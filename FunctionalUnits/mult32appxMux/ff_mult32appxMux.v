==> flow/design.v <==
module mult32exact (a,b,y); 
input [31:0] a;
input [31:0] b; 
output [63:0] y; 
assign y = a*b ;
endmodule 
module ff_mult32appxMux(clk,aa,bb,yy1,yy2,yy3,yy_out);
input clk;
input [31:0] aa;
input [31:0] bb;
output [63:0] yy1,yy2,yy3,yy_out;
reg [31:0] a1;
reg [31:0] b1;
wire [63:0] y1;
wire [63:0] y2;
wire [63:0] y_out;
always @(posedge clk)
begin
a1 <= aa;
b1 <= bb;
yy_out <= y_out;
end
assign y_out = (y1 < y2)? y2 : y1;
signed_Mult32_3_Y81_final_2 m1 (a1,b1,y1);
mult32exact m2 (a1,b1,y2);
endmodule
module signed_Mult32_3_Y81_final_2 (a,b,y);  
input [31:0] a,b;
output [63:0] y;
reg [63:0] out_y; 
always @(a or b)
begin
out_y=0;
if( (~|a) | (~|b) ) out_y = 0;
else
begin
if ( b == 32'b1)
out_y = {32'd0,a};
else  
out_y = {31'd0,a ,1'd0};
end
end
assign y = out_y;
endmodule
Tool chain data of ff_mult32appxMux --
What the tools print for ff_mult32appxMux, step after step. Line numbers count from 1 in the design file above. Cell names lack the library's common part. Not given: --
Inputs: top module ff_mult32appxMux, clock port clk, standard-cell library sky130hd, timing corner tt_025C_1v80

Word-level counts --
Source: Yosys, flattened and elaborated, memories not mapped. Widths are those after wreduce; folded enables and synchronous resets count as part of the registers. Registers that Yosys merges into a memory's read port (data or address) are not register bits. Print and check cells do not count. Equal cells are merged and count once.
Storage and ports: output and inout port bits 256, bits in registers 128, input bits 65, elaborated cells 14
Cells by class: multiplexer cells 3, $lt $le $gt $ge 1, multiply operators 1, reductions and logical operators 4, bitwise operators 1, equality and inequality tests 1
Operators with widths (number):
- 32-bit by 32-bit multiplier with 64-bit output | 1
- 64-bit 2-to-1 mux | 2
- 32-bit OR reduction | 2
- 64-bit less-than comparator | 1
- 33-bit 2-to-1 mux | 1
- 32-bit by 1-bit equality test with 1-bit output (second input constant) | 1
- 1-bit logical NOT | 2
- 1-bit OR | 1

Logic depth --
Longest topological path by Yosys (ltp), each cell counted once; first at word level (registers and memories cut), then after technology mapping (sequential cells cut; the memories' decode and read muxes count).
Depth: depth after elaboration 6, ABC_AREA 0, mapped depth 39, gate-level depth less buffers 35

After synthesis --
The flow's flattened synthesis, as Yosys stat reports it; memories are mapped. The netlist is that of the ABC_AREA named above (0 if unset); the other value can give another one. Totals and module areas in this step are rounded.
Mapped netlist: standard cells after synthesis 4450, buffer cells 461, cell area after synthesis 0.0403 mm², mapped flip-flops 128
Cells by type:
- fa_1 | number 896, area in all 1.79E+04 µm²
- and2_1 | number 650, area in all 4066.4 µm²
- ha_1 | number 295, area in all 3691.04 µm²
- inv_1 | number 897, area in all 3.37E+03 µm²
- dfxtp_1 | number 128, area in all 2.56E+03 µm²
- nand2_1 | number 462, area in all 1.73E+03 µm²
- buf_4 | number 201, area in all 1.51E+03 µm²
- clkbuf_1 | number 237, area in all 889.603 µm²
- mux2i_1 | number 62, area in all 620.595 µm²
- a21oi_1 | number 85, area in all 425.408 µm²
- nor2_1 | number 77, area in all 289.027 µm²
- o21ai_0 | number 52, area in all 260.25 µm²
- nand4_1 | number 37, area in all 231.472 µm²
- xnor2_1 | number 26, area in all 227.718 µm²
- xor2_1 | number 23, area in all 201.443 µm²
- a21o_1 | number 25, area in all 187.68 µm²
- or2_2 | number 29, area in all 181.424 µm²
- o211ai_1 | number 17, area in all 127.622 µm²
Not listed: further types 62, cells in them 251. By module: a second synthesis without flattening, with its own total; a netlist apart from the flattened one above.
Unflattened totals: cells (unflattened synthesis) 4397, area total of the unflattened synthesis 0.0406 mm²
Each row is one instance without its submodules.
Modules:
- mult32exact | instances 1, area 0.0333 mm², cells 3687
- ff_mult32appxMux | instances 1, area 0.00667 mm², cells 616
- signed_Mult32_3_Y81_final_2 | instances 1, area 0.000697 mm², cells 94

Worst setup path after synthesis --
Path of least setup slack by OpenSTA after synthesis, without wires, with an ideal clock, recovery checks aside; 20% of the period is set as input and as output delay. Where synthesis merged equal registers, the netlist keeps one of their names.
Path after synthesis: path type flip-flop to flip-flop, start register a1[17], end register yy_out[4], launch time at the first pin 0.000 ns, driving pins on the path 33, delay of the path 8.667 ns, path slack -0.618 ns, path buffers 5, data arrival time 8.546 ns, clock period 8.05 ns, synthesis period reached 8.668 ns
"delay of the path" = arrival - input delay + setup time. "driving pins on the path": output pins that drive a net of the path, with the launching flip-flop's if there is one; two outputs of one cell count as two. "synthesis period reached" is the clock period less the worst setup slack; recovery checks do not enter. This is arithmetic on one report: input and output delays are still those of the set period (20% each). The rows between start and end are the longest chain of elaborated cells between them; the timing report does not say that the signal goes this way. Where chains are equally long, one stands for them. A line is the first line of the expression or statement that the cell stems from. Yosys adds cells for indexed reads and writes and turns some case tables into memories.
On the way, after synthesis: cell sequence dfxtp_1 clkbuf_1 clkbuf_1 and2_1 fa_1 fa_1 inv_1 fa_1 fa_1 inv_1 fa_1 fa_1 fa_1 fa_1 ha_1 buf_2 nand4_1 or3_1 o21ai_0 nor2_1 o21ai_0 xnor2_1 ha_1 and3_1 nand3_1 o311ai_0 o221ai_1 nor4_1 nand4b_1 nand4bb_1 buf_2 buf_6 mux2_4, cells in the longest elaborated chain 6
Ends and longest elaborated chain, after synthesis:
- start: declaration | RTL line 12 | reg [31:0] a1;
- start: assignment | RTL line 19 | a1 <= aa;
- 32-bit OR reduction | RTL line 34 | if( (~|a) | (~|b) ) out_y = 0;
- 1-bit logical NOT | RTL line 34
- 1-bit OR | RTL line 34
- 64-bit 2-to-1 mux | RTL line 34
- 64-bit less-than comparator | RTL line 23 | assign y_out = (y1 < y2)? y2 : y1;
- 64-bit 2-to-1 mux | RTL line 23
- end: assignment | RTL line 21 | yy_out <= y_out;
- end: declaration | RTL line 11 | output [63:0] yy1,yy2,yy3,yy_out;

Timing after layout --
Path of least setup slack in the final report of flow run B (OpenROAD, finished layout, wires in). Where an end is a register, its clock arrival counts in the times.
Path post-layout: path type flip-flop to flip-flop, start register b1[4], end register yy_out[1], path slack -0.14 ns, path buffers 7, clock period 8.81 ns, launch time at the first pin 0.48 ns, driving pins on the path 35, data arrival time 9.33 ns
The rows between start and end are the longest chain of elaborated cells between them; the timing report does not say that the signal goes this way. Where chains are equally long, one stands for them.
On the way, post-layout: cell sequence dfxtp_4 buf_12 buf_8 and2_4 fa_1 inv_2 fa_1 fa_1 fa_1 inv_2 fa_1 fa_1 fa_2 fa_1 ha_4 buf_6 buf_6 a21oi_4 o21ai_4 and2b_2 buf_4 o21bai_4 a21oi_1 xor2_1 ha_1 nor2b_1 o21ai_0 o311ai_4 buf_4 o221ai_2 nor4_1 nand4b_1 nand4bb_4 clkbuf_16 mux2_2, cells in the longest elaborated chain 6
Ends and longest elaborated chain, post-layout:
- start: declaration | RTL line 13 | reg [31:0] b1;
- start: assignment | RTL line 20 | b1 <= bb;
- 32-bit OR reduction | RTL line 34 | if( (~|a) | (~|b) ) out_y = 0;
- 1-bit logical NOT | RTL line 34
- 1-bit OR | RTL line 34
- 64-bit 2-to-1 mux | RTL line 34
- 64-bit less-than comparator | RTL line 23 | assign y_out = (y1 < y2)? y2 : y1;
- 64-bit 2-to-1 mux | RTL line 23
- end: assignment | RTL line 21 | yy_out <= y_out;
- end: declaration | RTL line 11 | output [63:0] yy1,yy2,yy3,yy_out;

Stored flow runs of ff_mult32appxMux (2 of them; Yosys, OpenROAD, sky130hd). They differ in their settings and are not a sequence. Constraints: input delay and output delay 20% of the set period each, output load 0.01 pF.
By "period reached" is meant the clock period of the run minus its worst setup slack. This is arithmetic on one report: input and output delays are still those of the set period (20% each).
"worst path time" = time allowed to the worst setup path (clock period - input delay - output delay, where it has them) - its slack; a late launch clock adds to it, a late capture clock takes from it.
Results are given in rounded form.

[flow run A] flow files
==> flow/run.sh <==
#!/bin/bash
# the make line also repeats the synthesis and layout settings of config.mk as NAME=value (left out here)
make -C /OpenROAD-flow-scripts/flow DESIGN_CONFIG=/design/flow/config.mk WORK_HOME=/design/flow/orfs CLKGATE_MAP_FILE= finish
==> flow/config.mk <==
export PLATFORM = sky130hd
export DESIGN_NAME = ff_mult32appxMux
export DESIGN_NICKNAME = ff_mult32appxMux
export VERILOG_FILES = /design/flow/design.v
export SDC_FILE = /design/flow/constraint.sdc
export NUM_CORES = 4
export LEC_CHECK = 0
export CAP_MARGIN = 20
export CELL_PAD_IN_SITES_GLOBAL_PLACEMENT = 2
export CORE_ASPECT_RATIO = 1.99
export CORE_MARGIN = 2
export CORE_UTILIZATION = 67
export HOLD_SLACK_MARGIN = 0.2
export MIN_ROUTING_LAYER = met1
export PLACE_DENSITY_LB_ADDON = 0.03
export SETUP_SLACK_MARGIN = 0.78
export SLEW_MARGIN = 20
export TNS_END_PERCENT = 50
==> flow/constraint.sdc <==
create_clock -name core_clock -period 14.6 [get_ports {clk}]
set_input_delay 2.9200 -clock core_clock [delete_from_list [all_inputs] [get_ports {clk}]]
set_output_delay 2.9200 -clock core_clock [all_outputs]
set_load 0.01 [all_outputs]

[flow run A] result: incomplete, placement halted on FLW-0024

[flow run B] flow files
==> flow/run.sh <==
#!/bin/bash
# the make line also repeats the synthesis and layout settings of config.mk as NAME=value (left out here)
make -C /OpenROAD-flow-scripts/flow DESIGN_CONFIG=/design/flow/config.mk WORK_HOME=/design/flow/orfs CLKGATE_MAP_FILE= finish
==> flow/config.mk <==
export PLATFORM = sky130hd
export DESIGN_NAME = ff_mult32appxMux
export DESIGN_NICKNAME = ff_mult32appxMux
export VERILOG_FILES = /design/flow/design.v
export SDC_FILE = /design/flow/constraint.sdc
export NUM_CORES = 4
export LEC_CHECK = 0
export CAP_MARGIN = 20
export CORE_MARGIN = 2
export CORE_UTILIZATION = 65
export SLEW_MARGIN = 20
==> flow/constraint.sdc <==
create_clock -name core_clock -period 8.81 [get_ports {clk}]
set_input_delay 1.7620 -clock core_clock [delete_from_list [all_inputs] [get_ports {clk}]]
set_output_delay 1.7620 -clock core_clock [all_outputs]
set_load 0.01 [all_outputs]

[flow run B] result: standard-cell area after routing 0.0462 mm²; period reached 8.951 ns; worst hold slack in the final report 0.808 ns; area inside the die boundary 0.064 mm²; final utilization 0.751; worst path time 8.95 ns; worst setup path type flip-flop to flip-flop; chip area in the Yosys report 0.0403 mm²; total negative setup slack -3.07 ns; smallest setup slack -0.141 ns
